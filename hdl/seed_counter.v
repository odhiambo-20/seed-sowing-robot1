==> flow/design.v <==
module seed_counter #(
    parameter CLOCK_FREQ = 50000000,
    parameter MIN_PULSE_WIDTH_US = 10,
    parameter MAX_PULSE_WIDTH_US = 500,
    parameter SEEDS_PER_HOLE_BEANS = 5,
    parameter SEEDS_PER_HOLE_MAIZE = 2,
    parameter DEBOUNCE_CYCLES = 100
)(
    input wire clk,
    input wire rst_n,
    input wire ir_sensor_1,
    input wire ir_sensor_2,
    input wire sensor_enable,
    input wire start_counting,
    input wire stop_counting,
    input wire clear_count,
    input wire crop_type,
    input wire use_dual_sensors,
    input wire [7:0] target_seed_count,
    input wire use_custom_target,
    output reg [7:0] seed_count,
    output reg [31:0] total_seed_count,
    output reg [15:0] hole_count,
    output reg target_reached,
    output reg counting_active,
    output reg [15:0] seed_rate,
    output reg sensor_error,
    output reg [7:0] error_count,
    output reg sensor_1_status,
    output reg sensor_2_status,
    output reg mismatch_detected,
    output reg [7:0] mismatch_count
);
    localparam MIN_PULSE_CYCLES = (CLOCK_FREQ / 1000000) * MIN_PULSE_WIDTH_US;
    localparam MAX_PULSE_CYCLES = (CLOCK_FREQ / 1000000) * MAX_PULSE_WIDTH_US;
    localparam RATE_SAMPLE_CYCLES = CLOCK_FREQ;
    localparam SENSOR_TIMEOUT_CYCLES = CLOCK_FREQ * 10;
    reg [DEBOUNCE_CYCLES-1:0] sensor_1_shift;
    reg [DEBOUNCE_CYCLES-1:0] sensor_2_shift;
    wire sensor_1_stable;
    wire sensor_2_stable;
    reg sensor_1_prev;
    reg sensor_2_prev;
    wire sensor_1_falling;
    wire sensor_2_falling;
    wire sensor_1_rising;
    wire sensor_2_rising;
    reg [31:0] pulse_width_1;
    reg [31:0] pulse_width_2;
    reg pulse_1_active;
    reg pulse_2_active;
    wire pulse_1_valid;
    wire pulse_2_valid;
    reg seed_detected_1;
    reg seed_detected_2;
    reg seed_confirmed;
    reg [7:0] target_seeds;
    reg [31:0] rate_timer;
    reg [7:0] seeds_in_period;
    reg [31:0] last_seed_time;
    reg [31:0] sensor_timeout_1;
    reg [31:0] sensor_timeout_2;
    always @(posedge clk or negedge rst_n) begin
        if (!rst_n) begin
            sensor_1_shift <= {DEBOUNCE_CYCLES{1'b1}};
            sensor_2_shift <= {DEBOUNCE_CYCLES{1'b1}};
        end else if (sensor_enable) begin
            sensor_1_shift <= {sensor_1_shift[DEBOUNCE_CYCLES-2:0], ir_sensor_1};
            sensor_2_shift <= {sensor_2_shift[DEBOUNCE_CYCLES-2:0], ir_sensor_2};
        end
    end
    assign sensor_1_stable = (sensor_1_shift == {DEBOUNCE_CYCLES{1'b0}}) ? 1'b0 :
                            (sensor_1_shift == {DEBOUNCE_CYCLES{1'b1}}) ? 1'b1 :
                            sensor_1_prev;
    assign sensor_2_stable = (sensor_2_shift == {DEBOUNCE_CYCLES{1'b0}}) ? 1'b0 :
                            (sensor_2_shift == {DEBOUNCE_CYCLES{1'b1}}) ? 1'b1 :
                            sensor_2_prev;
    always @(posedge clk or negedge rst_n) begin
        if (!rst_n) begin
            sensor_1_prev <= 1'b1;
            sensor_2_prev <= 1'b1;
        end else begin
            sensor_1_prev <= sensor_1_stable;
            sensor_2_prev <= sensor_2_stable;
        end
    end
    assign sensor_1_falling = sensor_1_prev & ~sensor_1_stable;
    assign sensor_1_rising = ~sensor_1_prev & sensor_1_stable;
    assign sensor_2_falling = sensor_2_prev & ~sensor_2_stable;
    assign sensor_2_rising = ~sensor_2_prev & sensor_2_stable;
    always @(posedge clk or negedge rst_n) begin
        if (!rst_n) begin
            pulse_width_1 <= 32'd0;
            pulse_1_active <= 1'b0;
        end else if (sensor_enable && counting_active) begin
            if (sensor_1_falling) begin
                pulse_1_active <= 1'b1;
                pulse_width_1 <= 32'd0;
            end else if (pulse_1_active) begin
                if (sensor_1_rising) begin
                    pulse_1_active <= 1'b0;
                end else if (pulse_width_1 < MAX_PULSE_CYCLES + 1000) begin
                    pulse_width_1 <= pulse_width_1 + 1'b1;
                end else begin
                    pulse_1_active <= 1'b0;
                    pulse_width_1 <= 32'd0;
                end
            end
        end else begin
            pulse_1_active <= 1'b0;
            pulse_width_1 <= 32'd0;
        end
    end
    always @(posedge clk or negedge rst_n) begin
        if (!rst_n) begin
            pulse_width_2 <= 32'd0;
            pulse_2_active <= 1'b0;
        end else if (sensor_enable && counting_active) begin
            if (sensor_2_falling) begin
                pulse_2_active <= 1'b1;
                pulse_width_2 <= 32'd0;
            end else if (pulse_2_active) begin
                if (sensor_2_rising) begin
                    pulse_2_active <= 1'b0;
                end else if (pulse_width_2 < MAX_PULSE_CYCLES + 1000) begin
                    pulse_width_2 <= pulse_width_2 + 1'b1;
                end else begin
                    pulse_2_active <= 1'b0;
                    pulse_width_2 <= 32'd0;
                end
            end
        end else begin
            pulse_2_active <= 1'b0;
            pulse_width_2 <= 32'd0;
        end
    end
    assign pulse_1_valid = (pulse_width_1 >= MIN_PULSE_CYCLES) && (pulse_width_1 <= MAX_PULSE_CYCLES);
    assign pulse_2_valid = (pulse_width_2 >= MIN_PULSE_CYCLES) && (pulse_width_2 <= MAX_PULSE_CYCLES);
    always @(posedge clk or negedge rst_n) begin
        if (!rst_n) begin
            seed_detected_1 <= 1'b0;
            seed_detected_2 <= 1'b0;
            seed_confirmed <= 1'b0;
        end else begin
            if (sensor_1_rising && !pulse_1_active && pulse_1_valid) begin
                seed_detected_1 <= 1'b1;
            end else begin
                seed_detected_1 <= 1'b0;
            end
            if (sensor_2_rising && !pulse_2_active && pulse_2_valid) begin
                seed_detected_2 <= 1'b1;
            end else begin
                seed_detected_2 <= 1'b0;
            end
            if (use_dual_sensors) begin
                seed_confirmed <= seed_detected_1 && seed_detected_2;
            end else begin
                seed_confirmed <= seed_detected_1 || seed_detected_2;
            end
        end
    end
    always @(posedge clk or negedge rst_n) begin
        if (!rst_n) begin
            target_seeds <= SEEDS_PER_HOLE_BEANS;
        end else begin
            if (use_custom_target) begin
                target_seeds <= target_seed_count;
            end else if (crop_type == 1'b0) begin
                target_seeds <= SEEDS_PER_HOLE_BEANS;
            end else begin
                target_seeds <= SEEDS_PER_HOLE_MAIZE;
            end
        end
    end
    always @(posedge clk or negedge rst_n) begin
        if (!rst_n) begin
            seed_count <= 8'd0;
            total_seed_count <= 32'd0;
            hole_count <= 16'd0;
            target_reached <= 1'b0;
            counting_active <= 1'b0;
        end else if (clear_count) begin
            seed_count <= 8'd0;
            total_seed_count <= 32'd0;
            hole_count <= 16'd0;
            target_reached <= 1'b0;
            counting_active <= 1'b0;
        end else if (start_counting) begin
            seed_count <= 8'd0;
            target_reached <= 1'b0;
            counting_active <= 1'b1;
        end else if (stop_counting) begin
            if (counting_active) begin
                hole_count <= hole_count + 1'b1;
            end
            counting_active <= 1'b0;
        end else if (counting_active && sensor_enable) begin
            if (seed_confirmed && !target_reached) begin
                seed_count <= seed_count + 1'b1;
                total_seed_count <= total_seed_count + 1'b1;
                if ((seed_count + 1'b1) >= target_seeds) begin
                    target_reached <= 1'b1;
                end
            end
        end
    end
    always @(posedge clk or negedge rst_n) begin
        if (!rst_n) begin
            rate_timer <= 32'd0;
            seeds_in_period <= 8'd0;
            seed_rate <= 16'd0;
            last_seed_time <= 32'd0;
        end else if (clear_count) begin
            rate_timer <= 32'd0;
            seeds_in_period <= 8'd0;
            seed_rate <= 16'd0;
        end else if (sensor_enable) begin
            if (rate_timer >= RATE_SAMPLE_CYCLES) begin
                seed_rate <= {8'd0, seeds_in_period} * 16'd60;
                rate_timer <= 32'd0;
                seeds_in_period <= 8'd0;
            end else begin
                rate_timer <= rate_timer + 1'b1;
            end
            if (seed_confirmed) begin
                seeds_in_period <= seeds_in_period + 1'b1;
                last_seed_time <= rate_timer;
            end
        end
    end
    always @(posedge clk or negedge rst_n) begin
        if (!rst_n) begin
            sensor_error <= 1'b0;
            error_count <= 8'd0;
            sensor_1_status <= 1'b1;
            sensor_2_status <= 1'b1;
            mismatch_detected <= 1'b0;
            mismatch_count <= 8'd0;
            sensor_timeout_1 <= 32'd0;
            sensor_timeout_2 <= 32'd0;
        end else if (clear_count) begin
            sensor_error <= 1'b0;
            error_count <= 8'd0;
            mismatch_detected <= 1'b0;
            mismatch_count <= 8'd0;
        end else if (sensor_enable) begin
            if (use_dual_sensors && (seed_detected_1 != seed_detected_2)) begin
                if (seed_detected_1 || seed_detected_2) begin
                    mismatch_detected <= 1'b1;
                    if (mismatch_count < 8'hFF) begin
                        mismatch_count <= mismatch_count + 1'b1;
                    end
                end
            end else begin
                mismatch_detected <= 1'b0;
            end
            if (sensor_1_falling || sensor_1_rising) begin
                sensor_timeout_1 <= 32'd0;
                sensor_1_status <= 1'b1;
            end else if (sensor_timeout_1 < SENSOR_TIMEOUT_CYCLES) begin
                sensor_timeout_1 <= sensor_timeout_1 + 1'b1;
            end else begin
                sensor_1_status <= 1'b0;
            end
            if (sensor_2_falling || sensor_2_rising) begin
                sensor_timeout_2 <= 32'd0;
                sensor_2_status <= 1'b1;
            end else if (sensor_timeout_2 < SENSOR_TIMEOUT_CYCLES) begin
                sensor_timeout_2 <= sensor_timeout_2 + 1'b1;
            end else begin
                sensor_2_status <= 1'b0;
            end
            sensor_error <= !sensor_1_status || (use_dual_sensors && !sensor_2_status);
            if (pulse_1_active && (pulse_width_1 > MAX_PULSE_CYCLES)) begin
                if (error_count < 8'hFF) begin
                    error_count <= error_count + 1'b1;
                end
            end
        end
    end
endmodule
# --- From RTL to reports: seed_counter ---
# Tool output for the design above, in the order of the flow.
# Line numbers count from 1 in the design file above.
# Cell names lack the library's common part.
inputs:
  top: "seed_counter"
  clock: "clk"
  library: "sky130hd"
  lib_corner: "tt_025C_1v80"

# --- Word level ---
# Source: Yosys, flattened and elaborated, memories not mapped. Widths are those after wreduce. Registers that Yosys merges into a memory's read port (data or address) are not register bits. Print and check cells do not count. Equal cells are merged and count once.
classes:
  n_addsub: 11
  mul: 1
  div: 0
  compare: 13
  equal: 13
  shift: 0
  muxes: 85
  logic: 9
  reduce_logical: 56
ops:
  columns: ["operator", "n"]
  rows:
  - ["two-way mux 32 bit", 22]
  - ["equality test 100 bit (second input constant)", 2]
  - ["zero test 100 bit", 2]
  - ["adder 32 x 1 -> 32 bit (second input constant)", 6]
  - ["two-way mux 8 bit", 19]
  - ["two-way mux 16 bit", 7]
  - ["<= comparator 32 x 15 -> 1 bit (second input constant)", 2]
  - ["less-than comparator 32 x 15 -> 1 bit (second input constant)", 2]
  - ["less-than comparator 32 x 29 -> 1 bit (second input constant)", 2]
  - [">= comparator 32 x 9 -> 1 bit (second input constant)", 2]
  - ["multiplier 8 x 4 -> 12 bit (second input constant)", 1]
  - ["two-way mux 1 bit", 36]
  - ["> comparator 32 x 15 -> 1 bit (second input constant)", 1]
  - [">= comparator 32 x 26 -> 1 bit (second input constant)", 1]
  - ["adder 8 x 1 -> 8 bit (second input constant)", 4]
  - ["nonzero test 2 bit", 13]
  - ["AND reduction 3 bit", 7]
  - ["adder 16 x 1 -> 16 bit (second input constant)", 1]
  - ["less-than comparator 8 bit (second input constant)", 2]
  - ["nonzero test 3 bit", 5]
  - ["logical AND 1 bit", 12]
  - ["inequality test 3 bit (second input constant)", 4]
  - ["AND reduction 4 bit", 3]
  - ["AND reduction 2 bit", 5]
  - [">= comparator 8 bit", 1]
  - ["inequality test 3 x 2 -> 1 bit (second input constant)", 2]
  - ["inverter 1 bit", 5]
  - ["zero test 1 bit", 5]
# Other operator kinds: 6; their cells: 14.
word_totals:
  regBits: 477
  latchBits: 0
  ram_bits: 0
  mem_bits_ro: 0
  clocked_rd_ports_x_width: 0
  memories: 0
  in_bits: 19
  output_inout_bits: 94
  wordCells: 216

# --- Logic depth ---
# Longest topological path by Yosys (ltp), each cell counted once; first at word level (registers and memories cut), then after technology mapping (sequential cells cut; the memories' decode and read muxes count).
logic_depth:
  ltp_word: 8
  ABC_AREA: 1
  ltp_mapped: 18
  mapped_depth_nobuf: 18

# --- Netlist ---
# Source: synth_stat.txt of the flow (Yosys; design flattened, memories mapped). It holds for the ABC_AREA given above (unset counts as 0); a run with the other value may have another netlist.
# The area totals of this step are shown rounded.
types:
  columns: ["type", "n", "area_total_um2"]
  rows:
  - ["dfrtp_1", 267, 6.68E+03]
  - ["dfstp_2", 206, 5.41E+03]
  - ["nand2_1", 1029, 3.86E+03]
  - ["nor2_1", 506, 1.9E+03]
  - ["inv_1", 484, 1.82E+03]
  - ["o21ai_0", 257, 1.29E+03]
  - ["nand3_1", 211, 1.06E+03]
  - ["nand4_1", 111, 694.416]
  - ["ha_1", 50, 625.6]
  - ["xor2_1", 57, 499.229]
  - ["nor3_1", 87, 435.418]
  - ["fa_1", 13, 260.25]
  - ["a21oi_1", 46, 230.221]
  - ["xnor2_1", 21, 183.926]
  - ["clkbuf_1", 48, 180.173]
  - ["buf_2", 27, 135.13]
  - ["buf_6", 8, 90.086]
  - ["buf_4", 11, 82.579]
# Not listed: further types 26, cells in them 91.
synth_totals:
  cells: 3530
  synth_area_um2: 26000
  sequential_area_um2: 12000
  flip_flops: 473

# --- Timing after synthesis ---
# Path of least setup slack by OpenSTA after synthesis, without wires, with an ideal clock, recovery checks aside; 20% of the period is set as input and as output delay. Where synthesis merged equal registers, the netlist keeps one of their names.
synth_path:
  path_type: "flip-flop to flip-flop"
  from: "register seeds_in_period[5]"
  to: "register seed_rate[10]"
  tclk_ns: 4.66
  setup_time_ns: 0.118
  t_first_pin_ns: 0.000
  arrival_ns: 2.588
  t_required_ns: 4.542
  path_slack_ns: 1.954
  path_delay_ns: 2.706
  path_stages: 12
  path_buffers: 0
  period_less_setup_slack_ns: 2.706
# "path_delay_ns" is the arrival time less input delay plus setup time.
# "path_stages" counts driving pins, that of a launching flip-flop among them; a cell with two outputs on the path counts twice.
# "period_less_setup_slack_ns" = period - worst setup slack (recovery checks aside). The figure is calculated, with input and output delays left at 20% of the set period.
# The rows between start and end are the longest chain of elaborated cells between them; the timing report does not say that the signal goes this way. Where chains are equally long, one stands for them.
# Each line given opens the expression or statement behind the cell; cells for indexed reads and writes are added by Yosys, which also makes memories of some case tables.
# A register here has more assigning lines than the two given.
synth_via:
  cell_sequence: "dfrtp_1 > inv_1 > fa_1 > fa_1 > inv_1 > ha_1 > nand2_1 > or2_2 > nand3_1 > nand2_1 > nand4_1 > nand2_1"
  elab_chain_cells: 4
synth_lines:
  columns: ["element", "line", "source"]
  rows:
  - ["from (decl)", 59, "reg [7:0] seeds_in_period;"]
  - ["from (assign)", 210, "seeds_in_period <= 8'd0;"]
  - ["from (assign)", 226, "seeds_in_period <= seeds_in_period + 1'b1;"]
  - ["multiplier 8 x 4 -> 12 bit", 219, "seed_rate <= {8'd0, seeds_in_period} * 16'd60;"]
  - ["two-way mux 16 bit", 218, "if (rate_timer >= RATE_SAMPLE_CYCLES) begin"]
  - ["two-way mux 16 bit", 217, "end else if (sensor_enable) begin"]
  - ["two-way mux 16 bit", 213, "end else if (clear_count) begin"]
  - ["to (assign)", 211, "seed_rate <= 16'd0;"]
  - ["to (assign)", 219, null]
  - ["to (decl)", 26, "output reg [15:0] seed_rate,"]

# --- Timing after layout ---
# Path of least setup slack in the final report of flow run A (OpenROAD, finished layout, wires in). Where an end is a register, its clock arrival counts in the times.
layout_path:
  path_type: "flip-flop to flip-flop"
  from: "register sensor_1_shift[30]"
  to: "register pulse_width_1[8]"
  tclk_ns: 3.12
  setup_time_ns: 0.11
  t_first_pin_ns: 0.65
  arrival_ns: 3.36
  t_required_ns: 3.65
  path_slack_ns: 0.30
  path_stages: 18
  path_buffers: 1
# The rows between start and end are the longest chain of elaborated cells between them; the timing report does not say that the signal goes this way. Where chains are equally long, one stands for them.
# A register here has more assigning lines than the two given.
layout_via:
  cell_sequence: "dfstp_2 > inv_1 > nor3_1 > nand2_1 > nor2_1 > nand2_1 > nor2_1 > nand2_2 > nand2_1 > nand2_1 > ha_1 > o21ai_2 > nand2_2 > buf_4 > inv_1 > nor3_1 > o22ai_1 > nor2_1"
  elab_chain_cells: 8
layout_lines:
  columns: ["element", "line", "source"]
  rows:
  - ["from (decl)", 38, "reg [DEBOUNCE_CYCLES-1:0] sensor_1_shift;"]
  - ["from (assign)", 65, "sensor_1_shift <= {DEBOUNCE_CYCLES{1'b1}};"]
  - ["from (assign)", 68, "sensor_1_shift <= {sensor_1_shift[DEBOUNCE_CYCLES-2:0], ir_sensor_1};"]
  - ["equality test 100 bit", 73, "(sensor_1_shift == {DEBOUNCE_CYCLES{1'b1}}) ? 1'b1 :"]
  - ["two-way mux 1 bit", 73, null]
  - ["two-way mux 1 bit", 72, "assign sensor_1_stable = (sensor_1_shift == {DEBOUNCE_CYCLES{1'b0}}) ? 1'b0 :"]
  - ["bitwise AND 1 bit", 88, "assign sensor_1_rising = ~sensor_1_prev & sensor_1_stable;"]
  - ["two-way mux 32 bit", 100, "if (sensor_1_rising) begin"]
  - ["two-way mux 32 bit", 99, "end else if (pulse_1_active) begin"]
  - ["two-way mux 32 bit", 96, "if (sensor_1_falling) begin"]
  - ["two-way mux 32 bit", 95, "end else if (sensor_enable && counting_active) begin"]
  - ["to (assign)", 93, "pulse_width_1 <= 32'd0;"]
  - ["to (assign)", 103, "pulse_width_1 <= pulse_width_1 + 1'b1;"]
  - ["to (decl)", 48, "reg [31:0] pulse_width_1;"]

## Implementation results

2 stored runs of seed_counter in the flow (synthesis by Yosys, layout by OpenROAD, sky130hd cells), in arbitrary order. Constraints: input delay and output delay 20% of the set period each, output load 0.01 pF.
By "achieved_period_ns" is meant the clock period of the run minus its worst setup slack. This is arithmetic on one report: input and output delays are still those of the set period (20% each).
"worst_path_time_ns": the worst setup path's part of the clock period (all of it between registers, 20% less for each end at a port) less its slack. A launch clock that arrives late makes it longer, a capture clock that arrives late makes it shorter.
By "total_power_mw" is meant OpenSTA's value without simulated activity: inputs other than the clock are taken to toggle once in ten clock periods, and the tool carries that through the logic.
Results are given in rounded form.

--- flow run A ---
==> flow/run.sh <==
#!/bin/bash
# the make line also repeats the synthesis and layout settings of config.mk as NAME=value (left out here)
make -C /OpenROAD-flow-scripts/flow DESIGN_CONFIG=/design/flow/config.mk WORK_HOME=/design/flow/orfs CLKGATE_MAP_FILE= finish
==> flow/config.mk <==
export PLATFORM = sky130hd
export DESIGN_NAME = seed_counter
export DESIGN_NICKNAME = seed_counter
export VERILOG_FILES = /design/flow/design.v
export SDC_FILE = /design/flow/constraint.sdc
export NUM_CORES = 4
export LEC_CHECK = 0
export ABC_AREA = 1
export CAP_MARGIN = 20
export CORE_MARGIN = 9
export CORE_UTILIZATION = 16
export CTS_CLUSTER_DIAMETER = 230
export GPL_TIMING_DRIVEN = 1
export HOLD_SLACK_MARGIN = 0.13
export MAX_ROUTING_LAYER = met4
export PLACE_DENSITY_LB_ADDON = 0.06
export SLEW_MARGIN = 20
==> flow/constraint.sdc <==
create_clock -name core_clock -period 3.12 [get_ports {clk}]
set_input_delay 0.6240 -clock core_clock [delete_from_list [all_inputs] [get_ports {clk}]]
set_output_delay 0.6240 -clock core_clock [all_outputs]
set_load 0.01 [all_outputs]

==> results, as YAML <==
results:
  util_pct: 20
  worst_path_time_ns: 2.82
  worst_path_kind: "flip-flop to flip-flop"
  worst_hold_slack_ns: 0.37
  finalCellArea_um2: 32000
  tns_setup_ns: 0.000
  timing.setup.ws_ns: 0.30
  achieved_period_ns: 2.825
  design.die.area_um2: 180000
  total_power_mw: 17
  yosys.chip_area_um2: 26000

--- flow run B ---
==> flow/run.sh <==
#!/bin/bash
# the make line also repeats the synthesis and layout settings of config.mk as NAME=value (left out here)
make -C /OpenROAD-flow-scripts/flow DESIGN_CONFIG=/design/flow/config.mk WORK_HOME=/design/flow/orfs CLKGATE_MAP_FILE= finish
==> flow/config.mk <==
export PLATFORM = sky130hd
export DESIGN_NAME = seed_counter
export DESIGN_NICKNAME = seed_counter
export VERILOG_FILES = /design/flow/design.v
export SDC_FILE = /design/flow/constraint.sdc
export NUM_CORES = 4
export LEC_CHECK = 0
export CAP_MARGIN = 20
export CORE_MARGIN = 2
export CORE_UTILIZATION = 40
export SLEW_MARGIN = 20
==> flow/constraint.sdc <==
create_clock -name core_clock -period 2.31 [get_ports {clk}]
set_input_delay 0.4620 -clock core_clock [delete_from_list [all_inputs] [get_ports {clk}]]
set_output_delay 0.4620 -clock core_clock [all_outputs]
set_load 0.01 [all_outputs]

==> results, as YAML <==
results:
  finalCellArea_um2: 31000
  worst_path_time_ns: 3.27
  worst_path_kind: "flip-flop to flip-flop"
  total_power_mw: 21
  util_pct: 54
  worst_hold_slack_ns: 0.28
  timing.setup.ws_ns: -0.96
  tns_setup_ns: -85
  design.die.area_um2: 60000
  achieved_period_ns: 3.265
  yosys.chip_area_um2: 23000
