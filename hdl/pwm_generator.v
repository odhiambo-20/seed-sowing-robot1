==> flow/design.v <==
module pwm_generator #(
    parameter CLOCK_FREQ = 50000000,
    parameter NUM_CHANNELS = 4,
    parameter COUNTER_WIDTH = 16,
    parameter DEAD_TIME_CYCLES = 10
)(
    input wire clk,
    input wire rst_n,
    input wire [31:0] pwm_frequency,
    input wire update_config,
    input wire [COUNTER_WIDTH-1:0] duty_cycle_0,
    input wire [COUNTER_WIDTH-1:0] duty_cycle_1,
    input wire [COUNTER_WIDTH-1:0] duty_cycle_2,
    input wire [COUNTER_WIDTH-1:0] duty_cycle_3,
    input wire enable_0,
    input wire enable_1,
    input wire enable_2,
    input wire enable_3,
    input wire invert_0,
    input wire invert_1,
    input wire invert_2,
    input wire invert_3,
    input wire [7:0] phase_shift_0,
    input wire [7:0] phase_shift_1,
    input wire [7:0] phase_shift_2,
    input wire [7:0] phase_shift_3,
    input wire hbridge_mode_01,
    input wire hbridge_mode_23,
    input wire emergency_stop,
    output reg pwm_out_0,
    output reg pwm_out_1,
    output reg pwm_out_2,
    output reg pwm_out_3,
    output reg pwm_out_0_n,
    output reg pwm_out_1_n,
    output reg pwm_out_2_n,
    output reg pwm_out_3_n,
    output reg pwm_active,
    output reg [15:0] actual_period
);
    reg [COUNTER_WIDTH-1:0] pwm_counter;
    reg [COUNTER_WIDTH-1:0] pwm_period;
    reg [COUNTER_WIDTH-1:0] pwm_period_next;
    reg [COUNTER_WIDTH-1:0] duty_0_current, duty_0_next;
    reg [COUNTER_WIDTH-1:0] duty_1_current, duty_1_next;
    reg [COUNTER_WIDTH-1:0] duty_2_current, duty_2_next;
    reg [COUNTER_WIDTH-1:0] duty_3_current, duty_3_next;
    reg [COUNTER_WIDTH-1:0] counter_0;
    reg [COUNTER_WIDTH-1:0] counter_1;
    reg [COUNTER_WIDTH-1:0] counter_2;
    reg [COUNTER_WIDTH-1:0] counter_3;
    reg [COUNTER_WIDTH+8-1:0] temp_counter_0;
    reg [COUNTER_WIDTH+8-1:0] temp_counter_1;
    reg [COUNTER_WIDTH+8-1:0] temp_counter_2;
    reg [COUNTER_WIDTH+8-1:0] temp_counter_3;
    reg [7:0] deadtime_counter_01_high;
    reg [7:0] deadtime_counter_01_low;
    reg [7:0] deadtime_counter_23_high;
    reg [7:0] deadtime_counter_23_low;
    wire pwm_raw_0, pwm_raw_1, pwm_raw_2, pwm_raw_3;
    always @(posedge clk or negedge rst_n) begin
        if (!rst_n) begin
            pwm_period_next <= {COUNTER_WIDTH{1'b1}};
        end else if (update_config) begin
            if (pwm_frequency > 0 && pwm_frequency <= CLOCK_FREQ) begin
                pwm_period_next <= CLOCK_FREQ / pwm_frequency;
            end else begin
                pwm_period_next <= {COUNTER_WIDTH{1'b1}};
            end
        end
    end
    always @(posedge clk or negedge rst_n) begin
        if (!rst_n) begin
            pwm_period <= {COUNTER_WIDTH{1'b1}};
            actual_period <= {16{1'b1}};
        end else if (pwm_counter == pwm_period - 1) begin
            pwm_period <= pwm_period_next;
            actual_period <= pwm_period_next[15:0];
        end
    end
    always @(posedge clk or negedge rst_n) begin
        if (!rst_n) begin
            pwm_counter <= {COUNTER_WIDTH{1'b0}};
            pwm_active <= 1'b0;
        end else if (emergency_stop) begin
            pwm_counter <= {COUNTER_WIDTH{1'b0}};
            pwm_active <= 1'b0;
        end else begin
            if (pwm_counter >= pwm_period - 1) begin
                pwm_counter <= {COUNTER_WIDTH{1'b0}};
            end else begin
                pwm_counter <= pwm_counter + 1'b1;
            end
            pwm_active <= 1'b1;
        end
    end
    always @(posedge clk or negedge rst_n) begin
        if (!rst_n) begin
            counter_0 <= {COUNTER_WIDTH{1'b0}};
            counter_1 <= {COUNTER_WIDTH{1'b0}};
            counter_2 <= {COUNTER_WIDTH{1'b0}};
            counter_3 <= {COUNTER_WIDTH{1'b0}};
        end else begin
            temp_counter_0 = pwm_counter + ((pwm_period * phase_shift_0) >> 8);
            temp_counter_1 = pwm_counter + ((pwm_period * phase_shift_1) >> 8);
            temp_counter_2 = pwm_counter + ((pwm_period * phase_shift_2) >> 8);
            temp_counter_3 = pwm_counter + ((pwm_period * phase_shift_3) >> 8);
            if (temp_counter_0 >= pwm_period) begin
                counter_0 <= temp_counter_0 - pwm_period;
            end else begin
                counter_0 <= temp_counter_0[COUNTER_WIDTH-1:0];
            end
            if (temp_counter_1 >= pwm_period) begin
                counter_1 <= temp_counter_1 - pwm_period;
            end else begin
                counter_1 <= temp_counter_1[COUNTER_WIDTH-1:0];
            end
            if (temp_counter_2 >= pwm_period) begin
                counter_2 <= temp_counter_2 - pwm_period;
            end else begin
                counter_2 <= temp_counter_2[COUNTER_WIDTH-1:0];
            end
            if (temp_counter_3 >= pwm_period) begin
                counter_3 <= temp_counter_3 - pwm_period;
            end else begin
                counter_3 <= temp_counter_3[COUNTER_WIDTH-1:0];
            end
        end
    end
    always @(posedge clk or negedge rst_n) begin
        if (!rst_n) begin
            duty_0_next <= {COUNTER_WIDTH{1'b0}};
            duty_1_next <= {COUNTER_WIDTH{1'b0}};
            duty_2_next <= {COUNTER_WIDTH{1'b0}};
            duty_3_next <= {COUNTER_WIDTH{1'b0}};
        end else begin
            duty_0_next <= duty_cycle_0;
            duty_1_next <= duty_cycle_1;
            duty_2_next <= duty_cycle_2;
            duty_3_next <= duty_cycle_3;
        end
    end
    always @(posedge clk or negedge rst_n) begin
        if (!rst_n) begin
            duty_0_current <= {COUNTER_WIDTH{1'b0}};
            duty_1_current <= {COUNTER_WIDTH{1'b0}};
            duty_2_current <= {COUNTER_WIDTH{1'b0}};
            duty_3_current <= {COUNTER_WIDTH{1'b0}};
        end else if (pwm_counter == pwm_period - 1) begin
            duty_0_current <= duty_0_next;
            duty_1_current <= duty_1_next;
            duty_2_current <= duty_2_next;
            duty_3_current <= duty_3_next;
        end
    end
    assign pwm_raw_0 = (counter_0 < duty_0_current) && enable_0 && !emergency_stop;
    assign pwm_raw_1 = (counter_1 < duty_1_current) && enable_1 && !emergency_stop;
    assign pwm_raw_2 = (counter_2 < duty_2_current) && enable_2 && !emergency_stop;
    assign pwm_raw_3 = (counter_3 < duty_3_current) && enable_3 && !emergency_stop;
    always @(posedge clk or negedge rst_n) begin
        if (!rst_n) begin
            deadtime_counter_01_high <= 8'd0;
            deadtime_counter_01_low <= 8'd0;
        end else if (hbridge_mode_01) begin
            if (pwm_raw_0 && !pwm_raw_1) begin
                if (deadtime_counter_01_high < DEAD_TIME_CYCLES) begin
                    deadtime_counter_01_high <= deadtime_counter_01_high + 1'b1;
                end
            end else begin
                deadtime_counter_01_high <= 8'd0;
            end
            if (!pwm_raw_0 && pwm_raw_1) begin
                if (deadtime_counter_01_low < DEAD_TIME_CYCLES) begin
                    deadtime_counter_01_low <= deadtime_counter_01_low + 1'b1;
                end
            end else begin
                deadtime_counter_01_low <= 8'd0;
            end
        end else begin
            deadtime_counter_01_high <= 8'd0;
            deadtime_counter_01_low <= 8'd0;
        end
    end
    always @(posedge clk or negedge rst_n) begin
        if (!rst_n) begin
            deadtime_counter_23_high <= 8'd0;
            deadtime_counter_23_low <= 8'd0;
        end else if (hbridge_mode_23) begin
            if (pwm_raw_2 && !pwm_raw_3) begin
                if (deadtime_counter_23_high < DEAD_TIME_CYCLES) begin
                    deadtime_counter_23_high <= deadtime_counter_23_high + 1'b1;
                end
            end else begin
                deadtime_counter_23_high <= 8'd0;
            end
            if (!pwm_raw_2 && pwm_raw_3) begin
                if (deadtime_counter_23_low < DEAD_TIME_CYCLES) begin
                    deadtime_counter_23_low <= deadtime_counter_23_low + 1'b1;
                end
            end else begin
                deadtime_counter_23_low <= 8'd0;
            end
        end else begin
            deadtime_counter_23_high <= 8'd0;
            deadtime_counter_23_low <= 8'd0;
        end
    end
    always @(posedge clk or negedge rst_n) begin
        if (!rst_n) begin
            pwm_out_0 <= 1'b0;
            pwm_out_1 <= 1'b0;
            pwm_out_2 <= 1'b0;
            pwm_out_3 <= 1'b0;
            pwm_out_0_n <= 1'b0;
            pwm_out_1_n <= 1'b0;
            pwm_out_2_n <= 1'b0;
            pwm_out_3_n <= 1'b0;
        end else if (emergency_stop) begin
            pwm_out_0 <= 1'b0;
            pwm_out_1 <= 1'b0;
            pwm_out_2 <= 1'b0;
            pwm_out_3 <= 1'b0;
            pwm_out_0_n <= 1'b0;
            pwm_out_1_n <= 1'b0;
            pwm_out_2_n <= 1'b0;
            pwm_out_3_n <= 1'b0;
        end else begin
            if (hbridge_mode_01) begin
                pwm_out_0 <= pwm_raw_0 && (deadtime_counter_01_high >= DEAD_TIME_CYCLES);
                pwm_out_1 <= pwm_raw_1 && (deadtime_counter_01_low >= DEAD_TIME_CYCLES);
                pwm_out_0_n <= !pwm_raw_0 && (deadtime_counter_01_low >= DEAD_TIME_CYCLES);
                pwm_out_1_n <= !pwm_raw_1 && (deadtime_counter_01_high >= DEAD_TIME_CYCLES);
            end else begin
                pwm_out_0 <= invert_0 ? !pwm_raw_0 : pwm_raw_0;
                pwm_out_1 <= invert_1 ? !pwm_raw_1 : pwm_raw_1;
                pwm_out_0_n <= invert_0 ? pwm_raw_0 : !pwm_raw_0;
                pwm_out_1_n <= invert_1 ? pwm_raw_1 : !pwm_raw_1;
            end
            if (hbridge_mode_23) begin
                pwm_out_2 <= pwm_raw_2 && (deadtime_counter_23_high >= DEAD_TIME_CYCLES);
                pwm_out_3 <= pwm_raw_3 && (deadtime_counter_23_low >= DEAD_TIME_CYCLES);
                pwm_out_2_n <= !pwm_raw_2 && (deadtime_counter_23_low >= DEAD_TIME_CYCLES);
                pwm_out_3_n <= !pwm_raw_3 && (deadtime_counter_23_high >= DEAD_TIME_CYCLES);
            end else begin
                pwm_out_2 <= invert_2 ? !pwm_raw_2 : pwm_raw_2;
                pwm_out_3 <= invert_3 ? !pwm_raw_3 : pwm_raw_3;
                pwm_out_2_n <= invert_2 ? pwm_raw_2 : !pwm_raw_2;
                pwm_out_3_n <= invert_3 ? pwm_raw_3 : !pwm_raw_3;
            end
        end
    end
endmodule
# == Reports on pwm_generator ==
# What the tools print for pwm_generator, step after step.
# Line numbers count from 1 in the design file above.
# Cell names lack the library's common part.
# Not given: n/a
# design
top,pwm_generator
clock,clk
cell_library,sky130hd
pvt_corner,tt_025C_1v80

# == Word level ==
# Counts by Yosys on the flattened word-level netlist (proc, flatten, opt, wreduce; memories kept). Register bits leave out memories and registers merged into their read ports (data or address). Print and check cells are left out. Cells with the same type and inputs are merged into one.
# op_classes
add_sub_neg,14
n_mul,4
div,1
n_cmp,19
n_eq,5
shift,0
muxes,44
bitwise,0
reduce_logical,26
# op_table
op,n
26-bit by 32-bit divider with 32-bit output (first input constant),1
16-bit by 8-bit multiplier with 24-bit output,4
16-bit two-way mux,7
8-bit two-way mux,12
16-bit by 16-bit adder with 17-bit output,4
17-bit by 16-bit greater-or-equal comparator with 1-bit output,4
16-bit subtractor,4
16-bit less-than comparator,4
16-bit by 32-bit greater-or-equal comparator with 1-bit output,1
16-bit by 32-bit == test with 1-bit output,1
32-bit by 1-bit greater-than comparator with 1-bit output (second input constant),1
32-bit by 26-bit less-or-equal comparator with 1-bit output (second input constant),1
8-bit by 1-bit adder with 8-bit output (second input constant),4
8-bit by 4-bit greater-or-equal comparator with 1-bit output (second input constant),4
8-bit by 4-bit less-than comparator with 1-bit output (second input constant),4
1-bit two-way mux,25
1-bit logical AND,21
16-bit by 1-bit subtractor with 17-bit output (second input constant),1
16-bit by 1-bit adder with 16-bit output (second input constant),1
3-bit by 2-bit != test with 1-bit output (second input constant),4
1-bit logical NOT,5
# bits
register_bits,281
latch_bits,0
ramBits,0
mem_bits_ro,0
clocked_rd_ports_x_width,0
mem_count,0
in_bits,142
out_inout_bits,25

# == Logic depth ==
# Longest topological path by Yosys (ltp), each cell counted once; first at word level (registers and memories cut), then after technology mapping (sequential cells cut; the memories' decode and read muxes count).
# depth
ltp_word,7
abc_area,0
mapped_depth,343
depth_no_buf,302

# == After synthesis ==
# The flow's flattened synthesis, as Yosys stat reports it; memories are mapped. The netlist is that of the ABC_AREA named above (0 if unset); the other value can give another one.
# The area totals of this step are shown rounded.
# synth_totals
stdcells,8192
synth_area_um2,62800
seqArea_um2,7070
flip_flops,281
# by_type
cell_type,n,area_total_um2
ha_1,873,1.09E+04
fa_1,340,6.81E+03
dfrtp_1,249,6.23E+03
nand2_1,946,3.55E+03
xnor2_1,351,3.07E+03
a21oi_1,569,2.85E+03
inv_1,682,2.56E+03
nor2_1,673,2.53E+03
o21ai_0,490,2.45E+03
and2_1,289,1.81E+03
a21o_1,233,1.75E+03
xor2_1,188,1.65E+03
mux2_2,120,1.35E+03
o21a_1,147,1.1E+03
nand3_1,182,910.874
nor3_1,171,855.821
dfstp_2,32,840.806
clkbuf_1,212,795.763
# Other cell types: 88; their cells: 1445.

# == Worst setup path after synthesis ==
# Source: OpenSTA report_checks on the synthesized netlist (no wires, ideal clock, input and output delay 20% of the period each), path of least setup slack; recovery checks are left aside. Register names are those of the netlist, which keeps one name where synthesis merged equal registers.
# synth_path
path_type,input to register
from,input pwm_frequency[1]
to,register pwm_period_next[0]
tclk_ps,115000
input_delay_ps,23000
launch_ps,23000
t_arrival_ps,91476
setup_slack_ps,23433
path_delay_ps,68567
driving_pins,305
period_less_setup_slack_ps,91567
# "path_delay_ps" = arrival - input delay + setup time.
# "driving_pins" counts driving pins, that of a launching flip-flop among them; a cell with two outputs on the path counts twice.
# "period_less_setup_slack_ps" is the clock period less the worst setup slack; recovery checks do not enter. This is arithmetic on one report: input and output delays are still those of the set period (20% each).
# A register here has more assigning lines than the two given.
# synth_between
cell_sequence,buf_2 > inv_1 > ha_1 > o31ai_1 > and3_1 > ha_1 > and2_1 > o21a_1 > nor3_1 > ha_1 > a21o_1 > a31o_2 > and2_1 > nand2_1 > mux2_2 > ha_1 > o21ai_0 > a21oi_1 > (+269 left out) > clkbuf_1 > clkbuf_1 > mux2_2 > ha_1 > a21oi_1 > nor2b_1 > o21ai_0 > nand2b_1 > a21oi_1 > nor2b_1 > o21ai_0 > nand2b_1 > a21oi_1 > o21ai_0 > a21oi_1 > nor2b_1 > o32ai_1 > o21ai_0
# synth_rtl
element,line_no,source
"start, declared",9,"input wire [31:0] pwm_frequency,"
"end, assigned",63,pwm_period_next <= {COUNTER_WIDTH{1'b1}};
"end, assigned",66,pwm_period_next <= CLOCK_FREQ / pwm_frequency;
"end, declared",43,reg [COUNTER_WIDTH-1:0] pwm_period_next;
# Chain of elaborated cells between the ends: none given.

# == Timing after layout ==
# Path of least setup slack in the final report of flow run B (OpenROAD, finished layout, wires in). Where an end is a register, its clock arrival counts in the times.
# The path's times are printed in steps of 10 ps; the period is the one set.
# layout_path
path_type,input to register
from,input pwm_frequency[1]
to,register pwm_period_next[0]
tclk_ps,125000
input_delay_ps,25000
launch_ps,25000
t_arrival_ps,116230
setup_slack_ps,9150
driving_pins,306
# A register here has more assigning lines than the two given.
# layout_between
cell_sequence,clkdlybuf4s50_1 > buf_2 > inv_2 > ha_1 > o31ai_1 > and3_1 > ha_1 > and2_1 > o21a_1 > nor3_1 > ha_1 > a21o_1 > a31o_2 > and2_1 > nand2_1 > mux2_2 > ha_1 > o21ai_0 > (+270 left out) > a21oi_1 > o2111ai_1 > a21oi_2 > clkbuf_2 > a21oi_1 > a22o_1 > ha_1 > a21o_1 > a21oi_1 > nor2b_1 > o21ai_0 > nand2b_1 > a21oi_1 > nor2b_1 > o21ai_0 > nand2_1 > a21oi_1 > o21ai_0
# layout_rtl
element,line_no,source
"start, declared",9,"input wire [31:0] pwm_frequency,"
"end, assigned",63,pwm_period_next <= {COUNTER_WIDTH{1'b1}};
"end, assigned",66,pwm_period_next <= CLOCK_FREQ / pwm_frequency;
"end, declared",43,reg [COUNTER_WIDTH-1:0] pwm_period_next;
# Chain of elaborated cells between the ends: none given.

# pwm_generator through Yosys and OpenROAD on sky130hd: 2 stored runs, unordered, with their settings and measured results. The constraints put input and output delay at 20% of the set period each and load the outputs with 0.01 pF.
# "period_reached_ps": clock period set for the run, less the worst setup slack. It is reckoned from that one timing run; input and output delays stay at 20% of the period that was set.
# "worst_path_time_ps" is the time allowed to the run's worst setup path (the clock period less input and output delay, where it has them) less its slack. Clock arrival times count: a late capture clock shortens it, a late launch clock lengthens it.
# "fin_power_w" rests on the timing tool's default activity at the inputs, not on a simulated workload.
# "worst_path_time_ps" is known to 10 ps.
# The results are shown rounded.
# Settings: - = not set for that run.
# A result given as - is not shown for that run.
stored run,period_ns,CORE_UTILIZATION,SETUP_SLACK_MARGIN,PLACE_DENSITY_LB_ADDON,HOLD_SLACK_MARGIN,CORE_MARGIN,CELL_PAD_IN_SITES_GLOBAL_PLACEMENT,CELL_PAD_IN_SITES_DETAIL_PLACEMENT,GPL_ROUTABILITY_DRIVEN,CTS_CLUSTER_SIZE,CTS_CLUSTER_DIAMETER,MIN_ROUTING_LAYER,MAX_ROUTING_LAYER,CAP_MARGIN,SLEW_MARGIN,CORE_ASPECT_RATIO,GPL_TIMING_DRIVEN,synthArea_um2,post_route_util_pct,fin_power_w,period_reached_ps,timing.setup.ws_ps,fin_hold_ws_ps,worst_path_time_ps,worstPathKind,final_stdcell_area_um2,die_footprint_um2,final_setup_tns_ps
flow run A,51.1,47,-2.0,0.29,-0.08,6,3,2,0,55,289,met1,met5,20,20,-,-,-,-,-,-,-,-,-,-,-,-,-
flow run B,125.0,43,5.0,-,-,3,-,-,0,-,138,-,-,20,0,1.51,0,62800,47.3,0.000293,115847,9150,454,90850,input to register,68400,151000,0
# Flow run A: stopped before the end: placement reported FLW-0024
