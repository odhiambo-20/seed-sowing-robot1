==> flow/design.v <==
module encoder_counter #(
    parameter COUNTER_WIDTH = 32,
    parameter VELOCITY_WIDTH = 16,
    parameter FILTER_STAGES = 3,
    parameter VELOCITY_SAMPLE_PERIOD = 1000
)(
    input wire clk,
    input wire rst_n,
    input wire enc_a,
    input wire enc_b,
    input wire enc_z,
    input wire enable,
    input wire clear_count,
    input wire set_count,
    input wire [COUNTER_WIDTH-1:0] count_value,
    input wire clear_velocity,
    output reg [COUNTER_WIDTH-1:0] position,
    output reg [VELOCITY_WIDTH-1:0] velocity,
    output reg direction,
    output reg index_detected,
    output reg overflow,
    output reg underflow,
    output reg [1:0] error_flags
);
    reg [FILTER_STAGES-1:0] enc_a_filter;
    reg [FILTER_STAGES-1:0] enc_b_filter;
    reg [FILTER_STAGES-1:0] enc_z_filter;
    wire enc_a_filtered;
    wire enc_b_filtered;
    wire enc_z_filtered;
    reg enc_a_prev;
    reg enc_b_prev;
    reg enc_z_prev;
    reg [1:0] encoder_state;
    reg [1:0] encoder_state_prev;
    reg [31:0] velocity_timer;
    reg [COUNTER_WIDTH-1:0] position_prev;
    reg [COUNTER_WIDTH-1:0] position_delta;
    reg [1:0] invalid_transition_count;
    localparam [1:0] STATE_00 = 2'b00;
    localparam [1:0] STATE_01 = 2'b01;
    localparam [1:0] STATE_11 = 2'b11;
    localparam [1:0] STATE_10 = 2'b10;
    always @(posedge clk or negedge rst_n) begin
        if (!rst_n) begin
            enc_a_filter <= {FILTER_STAGES{1'b0}};
            enc_b_filter <= {FILTER_STAGES{1'b0}};
            enc_z_filter <= {FILTER_STAGES{1'b0}};
        end else begin
            enc_a_filter <= {enc_a_filter[FILTER_STAGES-2:0], enc_a};
            enc_b_filter <= {enc_b_filter[FILTER_STAGES-2:0], enc_b};
            enc_z_filter <= {enc_z_filter[FILTER_STAGES-2:0], enc_z};
        end
    end
    generate
        if (FILTER_STAGES == 3) begin : gen_majority_voting
            assign enc_a_filtered = (enc_a_filter[2] & enc_a_filter[1]) | 
                                   (enc_a_filter[2] & enc_a_filter[0]) | 
                                   (enc_a_filter[1] & enc_a_filter[0]);
            assign enc_b_filtered = (enc_b_filter[2] & enc_b_filter[1]) | 
                                   (enc_b_filter[2] & enc_b_filter[0]) | 
                                   (enc_b_filter[1] & enc_b_filter[0]);
            assign enc_z_filtered = (enc_z_filter[2] & enc_z_filter[1]) | 
                                   (enc_z_filter[2] & enc_z_filter[0]) | 
                                   (enc_z_filter[1] & enc_z_filter[0]);
        end else begin : gen_simple_filter
            assign enc_a_filtered = enc_a_filter[FILTER_STAGES-1];
            assign enc_b_filtered = enc_b_filter[FILTER_STAGES-1];
            assign enc_z_filtered = enc_z_filter[FILTER_STAGES-1];
        end
    endgenerate
    always @(posedge clk or negedge rst_n) begin
        if (!rst_n) begin
            enc_a_prev <= 1'b0;
            enc_b_prev <= 1'b0;
            enc_z_prev <= 1'b0;
        end else begin
            enc_a_prev <= enc_a_filtered;
            enc_b_prev <= enc_b_filtered;
            enc_z_prev <= enc_z_filtered;
        end
    end
    wire enc_z_rising = enc_z_filtered & ~enc_z_prev;
    always @(posedge clk or negedge rst_n) begin
        if (!rst_n) begin
            encoder_state <= STATE_00;
            encoder_state_prev <= STATE_00;
        end else begin
            encoder_state <= {enc_a_filtered, enc_b_filtered};
            encoder_state_prev <= encoder_state;
        end
    end
    reg count_up;
    reg count_down;
    always @(*) begin
        count_up = 1'b0;
        count_down = 1'b0;
        case (encoder_state_prev)
            STATE_00: begin
                if (encoder_state == STATE_01) count_up = 1'b1;
                else if (encoder_state == STATE_10) count_down = 1'b1;
            end
            STATE_01: begin
                if (encoder_state == STATE_11) count_up = 1'b1;
                else if (encoder_state == STATE_00) count_down = 1'b1;
            end
            STATE_11: begin
                if (encoder_state == STATE_10) count_up = 1'b1;
                else if (encoder_state == STATE_01) count_down = 1'b1;
            end
            STATE_10: begin
                if (encoder_state == STATE_00) count_up = 1'b1;
                else if (encoder_state == STATE_11) count_down = 1'b1;
            end
        endcase
    end
    always @(posedge clk or negedge rst_n) begin
        if (!rst_n) begin
            position <= {COUNTER_WIDTH{1'b0}};
            direction <= 1'b1;
            overflow <= 1'b0;
            underflow <= 1'b0;
        end else if (clear_count) begin
            position <= {COUNTER_WIDTH{1'b0}};
            overflow <= 1'b0;
            underflow <= 1'b0;
        end else if (set_count) begin
            position <= count_value;
            overflow <= 1'b0;
            underflow <= 1'b0;
        end else if (enable) begin
            if (count_up) begin
                if (position == {COUNTER_WIDTH{1'b1}}) begin
                    overflow <= 1'b1;
                    position <= {COUNTER_WIDTH{1'b0}};
                end else begin
                    position <= position + 1'b1;
                    overflow <= 1'b0;
                end
                direction <= 1'b1;
            end else if (count_down) begin
                if (position == {COUNTER_WIDTH{1'b0}}) begin
                    underflow <= 1'b1;
                    position <= {COUNTER_WIDTH{1'b1}};
                end else begin
                    position <= position - 1'b1;
                    underflow <= 1'b0;
                end
                direction <= 1'b0;
            end
        end
    end
    always @(posedge clk or negedge rst_n) begin
        if (!rst_n) begin
            index_detected <= 1'b0;
        end else if (clear_count) begin
            index_detected <= 1'b0;
        end else if (enc_z_rising) begin
            index_detected <= 1'b1;
        end
    end
    always @(posedge clk or negedge rst_n) begin
        if (!rst_n) begin
            velocity_timer <= 32'd0;
            position_prev <= {COUNTER_WIDTH{1'b0}};
            position_delta <= {COUNTER_WIDTH{1'b0}};
            velocity <= {VELOCITY_WIDTH{1'b0}};
        end else if (clear_velocity) begin
            velocity_timer <= 32'd0;
            position_prev <= position;
            velocity <= {VELOCITY_WIDTH{1'b0}};
        end else if (enable) begin
            if (velocity_timer >= VELOCITY_SAMPLE_PERIOD) begin
                if (position >= position_prev) begin
                    position_delta <= position - position_prev;
                end else begin
                    position_delta <= ({COUNTER_WIDTH{1'b1}} - position_prev) + position + 1'b1;
                end
                if (position_delta > {VELOCITY_WIDTH{1'b1}}) begin
                    velocity <= {VELOCITY_WIDTH{1'b1}};
                end else begin
                    velocity <= position_delta[VELOCITY_WIDTH-1:0];
                end
                velocity_timer <= 32'd0;
                position_prev <= position;
            end else begin
                velocity_timer <= velocity_timer + 1'b1;
            end
        end
    end
    always @(posedge clk or negedge rst_n) begin
        if (!rst_n) begin
            invalid_transition_count <= 2'b00;
            error_flags <= 2'b00;
        end else if (clear_count) begin
            invalid_transition_count <= 2'b00;
            error_flags <= 2'b00;
        end else if (enable) begin
            if (encoder_state != encoder_state_prev) begin
                case ({encoder_state_prev, encoder_state})
                    {STATE_00, STATE_01}, {STATE_01, STATE_00},
                    {STATE_01, STATE_11}, {STATE_11, STATE_01},
                    {STATE_11, STATE_10}, {STATE_10, STATE_11},
                    {STATE_10, STATE_00}, {STATE_00, STATE_10}: begin
                        invalid_transition_count <= 2'b00;
                    end
                    default: begin
                        if (invalid_transition_count < 2'b11) begin
                            invalid_transition_count <= invalid_transition_count + 1'b1;
                        end
                    end
                endcase
            end
            error_flags[0] <= (invalid_transition_count >= 2'b10);
            error_flags[1] <= overflow | underflow;
        end
    end
endmodule
Step by step through the tools: encoder_counter
What the tools print for encoder_counter, step after step.
Line numbers count from 1 in the design file above.
{"block": "setup", "design": "encoder_counter", "clock_port": "clk", "cell_library": "sky130hd", "lib_corner": "tt_025C_1v80"}

After elaboration
Source: Yosys, flattened and elaborated, memories not mapped. Widths are those after wreduce. Registers that Yosys merges into a memory's read port (data or address) are not register bits. Print and check cells do not count. Equal cells are merged and count once.
{"block": "bits", "output_inout_bits": 54, "register_bits": 166, "word_cells": 142, "in_bits": 41}
{"block": "op_classes", "logic": 21, "n_cmp": 5, "mux": 52, "equal": 17, "reduce_logical": 22, "n_addsub": 8}
{"block": "ops", "op": "32-bit 2-to-1 mux", "n": 14}
{"block": "ops", "op": "32-bit by 1-bit adder with 32-bit output (second input constant)", "n": 3}
{"block": "ops", "op": "16-bit 2-to-1 mux", "n": 4}
{"block": "ops", "op": "32-bit by 1-bit subtractor with 32-bit output (second input constant)", "n": 1}
{"block": "ops", "op": "32-bit by 10-bit >= comparator with 1-bit output (second input constant)", "n": 1}
{"block": "ops", "op": "32-bit by 16-bit > comparator with 1-bit output (second input constant)", "n": 1}
{"block": "ops", "op": "32-bit adder", "n": 1}
{"block": "ops", "op": "32-bit subtractor", "n": 1}
{"block": "ops", "op": "32-bit subtractor (first input constant)", "n": 1}
{"block": "ops", "op": "32-bit >= comparator", "n": 1}
{"block": "ops", "op": "32-bit equality test (second input constant)", "n": 1}
{"block": "ops", "op": "32-bit zero test", "n": 1}
{"block": "ops", "op": "1-bit 2-to-1 mux", "n": 27}
{"block": "ops", "op": "4-bit equality test (second input constant)", "n": 4}
{"block": "ops", "op": "2-bit nonzero test", "n": 6}
{"block": "ops", "op": "3-bit nonzero test", "n": 4}
{"block": "ops", "op": "1-bit bitwise AND", "n": 10}
{"block": "ops", "op": "2-bit 2-to-1 mux", "n": 5}
{"block": "ops", "op": "3-bit AND reduction", "n": 3}
{"block": "ops", "op": "2-bit equality test (second input constant)", "n": 4}
{"block": "ops", "op": "4-bit by 3-bit equality test with 1-bit output (second input constant)", "n": 2}
{"block": "ops", "op": "8-bit OR reduction", "n": 1}
{"block": "ops", "op": "1-bit case mux with 4-bit select", "n": 2}
{"block": "ops", "op": "1-bit OR", "n": 7}
{"block": "ops", "op": "2-bit AND reduction", "n": 3}
{"block": "ops", "op": "1-bit NOT", "n": 4}
{"block": "ops", "op": "2-bit by 1-bit equality test with 1-bit output (second input constant)", "n": 2}
{"block": "ops", "op": "2-bit zero test", "n": 2}
Not listed: further kinds 9, cells in them 9.

Longest topological paths
Depth = most cells in a row (Yosys ltp): at word level without a register or memory, in the mapped netlist without a sequential cell, where the memories' decode and read muxes count.
{"block": "logic_depth", "depth_word": 9, "abc_area": 0, "ltp_mapped": 12}

Synthesis result
The flow's flattened synthesis, as Yosys stat reports it; memories are mapped. The netlist is that of the ABC_AREA named above (0 if unset); the other value can give another one.
{"block": "types", "cell_type": "sky130_fd_sc_hd__dfrtp_1", "n": 165, "type_area_um2": 4128.96}
{"block": "types", "cell_type": "sky130_fd_sc_hd__o21ai_0", "n": 112, "type_area_um2": 560.538}
{"block": "types", "cell_type": "sky130_fd_sc_hd__ha_1", "n": 39, "type_area_um2": 487.968}
{"block": "types", "cell_type": "sky130_fd_sc_hd__nand2_1", "n": 129, "type_area_um2": 484.214}
{"block": "types", "cell_type": "sky130_fd_sc_hd__nor2_1", "n": 125, "type_area_um2": 469.2}
{"block": "types", "cell_type": "sky130_fd_sc_hd__a21oi_1", "n": 66, "type_area_um2": 330.317}
{"block": "types", "cell_type": "sky130_fd_sc_hd__xnor2_1", "n": 29, "type_area_um2": 253.994}
{"block": "types", "cell_type": "sky130_fd_sc_hd__clkbuf_1", "n": 57, "type_area_um2": 213.955}
{"block": "types", "cell_type": "sky130_fd_sc_hd__xor2_1", "n": 23, "type_area_um2": 201.443}
{"block": "types", "cell_type": "sky130_fd_sc_hd__a211oi_1", "n": 26, "type_area_um2": 195.187}
{"block": "types", "cell_type": "sky130_fd_sc_hd__inv_1", "n": 50, "type_area_um2": 187.68}
{"block": "types", "cell_type": "sky130_fd_sc_hd__nand3_1", "n": 28, "type_area_um2": 140.134}
{"block": "types", "cell_type": "sky130_fd_sc_hd__nand4_1", "n": 21, "type_area_um2": 131.376}
{"block": "types", "cell_type": "sky130_fd_sc_hd__a221o_1", "n": 13, "type_area_um2": 130.125}
{"block": "types", "cell_type": "sky130_fd_sc_hd__a31oi_1", "n": 20, "type_area_um2": 125.12}
{"block": "types", "cell_type": "sky130_fd_sc_hd__a21o_1", "n": 14, "type_area_um2": 105.101}
{"block": "types", "cell_type": "sky130_fd_sc_hd__nor3_1", "n": 21, "type_area_um2": 105.101}
{"block": "types", "cell_type": "sky130_fd_sc_hd__and3_1", "n": 14, "type_area_um2": 87.584}
Other cell types: 57; their cells: 195.
{"block": "synth_totals", "buf_cells": 74, "sequential_area_um2": 4155.2, "synth_area_um2": 9884.5, "ff_cells": 166, "stdcells": 1147}

Path before layout
OpenSTA on the mapped netlist: ideal clock, no wires. The path of least setup slack (recovery checks aside). Input and output delay are each 20% of the period. Register names are those of the netlist, which keeps one name where synthesis merged equal registers.
{"block": "synth_timing", "path_type": "register -> register", "from": "register position[1]", "to": "register position_delta[28]", "launch_ns": 0.000, "slack_ns": 0.628, "period_ns": 3.39, "arrival_time_ns": 2.679, "setup_ns": 0.083, "path_stages": 13, "delay_ns": 2.762, "n_path_buf": 1, "period_less_setup_slack_ns": 2.762}
"delay_ns" = arrival - input delay + setup time.
"path_stages": output pins that drive a net of the path, with the launching flip-flop's if there is one; two outputs of one cell count as two.
"period_less_setup_slack_ns" = period - worst setup slack (recovery checks aside). The figure is calculated, with input and output delays left at 20% of the set period.
The rows between start and end are the longest chain of elaborated cells between them; the timing report does not say that the signal goes this way. Where chains are equally long, one stands for them.
Each line given opens the expression or statement behind the cell; cells for indexed reads and writes are added by Yosys, which also makes memories of some case tables.
A register here has more assigning lines than the two given.
{"block": "synth_via", "path_cell_list": "sky130_fd_sc_hd__dfrtp_1 > sky130_fd_sc_hd__clkbuf_1 > sky130_fd_sc_hd__inv_1 > sky130_fd_sc_hd__fa_1 > sky130_fd_sc_hd__nor2b_1 > sky130_fd_sc_hd__o31a_1 > sky130_fd_sc_hd__o2111ai_1 > sky130_fd_sc_hd__o211a_1 > sky130_fd_sc_hd__a21oi_1 > sky130_fd_sc_hd__a41o_1 > sky130_fd_sc_hd__a311oi_1 > sky130_fd_sc_hd__xor2_1 > sky130_fd_sc_hd__o21ai_0", "elab_chain_len": 3}
{"block": "synth_rtl", "item": "start: declaration", "line_no": 17, "text": "output reg [COUNTER_WIDTH-1:0] position,"}
{"block": "synth_rtl", "item": "start: assignment", "line_no": 128, "text": "position <= count_value;"}
{"block": "synth_rtl", "item": "start: assignment", "line_no": 137, "text": "position <= position + 1'b1;"}
{"block": "synth_rtl", "item": "32-bit adder", "line_no": 177, "text": "position_delta <= ({COUNTER_WIDTH{1'b1}} - position_prev) + position + 1'b1;"}
{"block": "synth_rtl", "item": "32-bit by 1-bit adder with 32-bit output", "line_no": 177}
{"block": "synth_rtl", "item": "32-bit 2-to-1 mux", "line_no": 174, "text": "if (position >= position_prev) begin"}
{"block": "synth_rtl", "item": "end: assignment", "line_no": 175, "text": "position_delta <= position - position_prev;"}
{"block": "synth_rtl", "item": "end: assignment", "line_no": 177}
{"block": "synth_rtl", "item": "end: declaration", "line_no": 38, "text": "reg [COUNTER_WIDTH-1:0] position_delta;"}

Timing after layout
From the final timing report of run 2: the path of least setup slack in the routed layout; clock arrival at registers is part of the times.
{"block": "layout_timing", "path_type": "register -> register", "from": "register position[6]", "to": "register position_delta[28]", "slack_ns": 0.10, "path_stages": 11, "launch_ns": 0.44, "setup_ns": 0.11, "period_ns": 2.78, "arrival_time_ns": 3.00, "n_path_buf": 0}
The rows between start and end are the longest chain of elaborated cells between them; the timing report does not say that the signal goes this way. Where chains are equally long, one stands for them.
A register here has more assigning lines than the two given.
{"block": "layout_via", "path_cell_list": "sky130_fd_sc_hd__dfrtp_2 > sky130_fd_sc_hd__ha_2 > sky130_fd_sc_hd__a21o_1 > sky130_fd_sc_hd__or3_4 > sky130_fd_sc_hd__o2111ai_2 > sky130_fd_sc_hd__o211a_1 > sky130_fd_sc_hd__a21oi_2 > sky130_fd_sc_hd__a41o_1 > sky130_fd_sc_hd__a311oi_2 > sky130_fd_sc_hd__xor2_1 > sky130_fd_sc_hd__o21ai_1", "elab_chain_len": 3}
{"block": "layout_rtl", "item": "start: declaration", "line_no": 17, "text": "output reg [COUNTER_WIDTH-1:0] position,"}
{"block": "layout_rtl", "item": "start: assignment", "line_no": 128, "text": "position <= count_value;"}
{"block": "layout_rtl", "item": "start: assignment", "line_no": 137, "text": "position <= position + 1'b1;"}
{"block": "layout_rtl", "item": "32-bit adder", "line_no": 177, "text": "position_delta <= ({COUNTER_WIDTH{1'b1}} - position_prev) + position + 1'b1;"}
{"block": "layout_rtl", "item": "32-bit by 1-bit adder with 32-bit output", "line_no": 177}
{"block": "layout_rtl", "item": "32-bit 2-to-1 mux", "line_no": 174, "text": "if (position >= position_prev) begin"}
{"block": "layout_rtl", "item": "end: assignment", "line_no": 175, "text": "position_delta <= position - position_prev;"}
{"block": "layout_rtl", "item": "end: assignment", "line_no": 177}
{"block": "layout_rtl", "item": "end: declaration", "line_no": 38, "text": "reg [COUNTER_WIDTH-1:0] position_delta;"}

encoder_counter through Yosys and OpenROAD on sky130hd: 2 stored runs, unordered, with their settings and measured results. The constraints put input and output delay at 20% of the set period each and load the outputs with 0.01 pF.
"period_reached_ns" means the clock period less the worst setup slack. The figure is calculated, with input and output delays left at 20% of the set period.
"worst_path_allowed_less_slack_ns" is the time allowed to the run's worst setup path (the clock period less input and output delay, where it has them) less its slack. Clock arrival times count: a late capture clock shortens it, a late launch clock lengthens it.
"power_mw" is the tool's figure for a default switching activity; nothing was simulated.

Run 1
==> flow/run.sh <==
#!/bin/bash
# the make line also repeats the synthesis and layout settings of config.mk as NAME=value (left out here)
make -C /OpenROAD-flow-scripts/flow DESIGN_CONFIG=/design/flow/config.mk WORK_HOME=/design/flow/orfs CLKGATE_MAP_FILE= finish
==> flow/config.mk <==
export PLATFORM = sky130hd
export DESIGN_NAME = encoder_counter
export DESIGN_NICKNAME = encoder_counter
export VERILOG_FILES = /design/flow/design.v
export SDC_FILE = /design/flow/constraint.sdc
export NUM_CORES = 4
export LEC_CHECK = 0
export CAP_MARGIN = 15
export CELL_PAD_IN_SITES_DETAIL_PLACEMENT = 0
export CELL_PAD_IN_SITES_GLOBAL_PLACEMENT = 3
export CORE_ASPECT_RATIO = 1.26
export CORE_MARGIN = 2
export CORE_UTILIZATION = 45
export CTS_CLUSTER_DIAMETER = 32
export GPL_ROUTABILITY_DRIVEN = 0
export GPL_TIMING_DRIVEN = 0
export MAX_ROUTING_LAYER = met5
export SETUP_SLACK_MARGIN = 0.27
export SLEW_MARGIN = 20
export TNS_END_PERCENT = 45
==> flow/constraint.sdc <==
create_clock -name core_clock -period 1.89 [get_ports {clk}]
set_input_delay 0.3780 -clock core_clock [delete_from_list [all_inputs] [get_ports {clk}]]
set_output_delay 0.3780 -clock core_clock [all_outputs]
set_load 0.01 [all_outputs]

==> results of run 1, as JSON <==
{
  "outcome": "stopped before the end: placement reported GPL-0301"
}

Run 2
==> flow/run.sh <==
#!/bin/bash
# the make line also repeats the synthesis and layout settings of config.mk as NAME=value (left out here)
make -C /OpenROAD-flow-scripts/flow DESIGN_CONFIG=/design/flow/config.mk WORK_HOME=/design/flow/orfs CLKGATE_MAP_FILE= finish
==> flow/config.mk <==
export PLATFORM = sky130hd
export DESIGN_NAME = encoder_counter
export DESIGN_NICKNAME = encoder_counter
export VERILOG_FILES = /design/flow/design.v
export SDC_FILE = /design/flow/constraint.sdc
export NUM_CORES = 4
export LEC_CHECK = 0
export CAP_MARGIN = 20
export CELL_PAD_IN_SITES_DETAIL_PLACEMENT = 2
export CELL_PAD_IN_SITES_GLOBAL_PLACEMENT = 3
export CORE_MARGIN = 2
export CORE_UTILIZATION = 28
export CTS_CLUSTER_DIAMETER = 233
export CTS_CLUSTER_SIZE = 13
export SETUP_SLACK_MARGIN = 0.11
export SLEW_MARGIN = 20
==> flow/constraint.sdc <==
create_clock -name core_clock -period 2.78 [get_ports {clk}]
set_input_delay 0.5560 -clock core_clock [delete_from_list [all_inputs] [get_ports {clk}]]
set_output_delay 0.5560 -clock core_clock [all_outputs]
set_load 0.01 [all_outputs]

==> results of run 2, as JSON <==
{
  "synth_chip_area_um2": 9884.5,
  "die_footprint_um2": 36819.9,
  "util_pct": 38.4,
  "setup_worst_slack_ns": 0.101,
  "tns_ns": 0.000,
  "power_mw": 8.042,
  "period_reached_ns": 2.679,
  "worst_path_allowed_less_slack_ns": 2.68,
  "worst_path_kind": "register -> register"
}
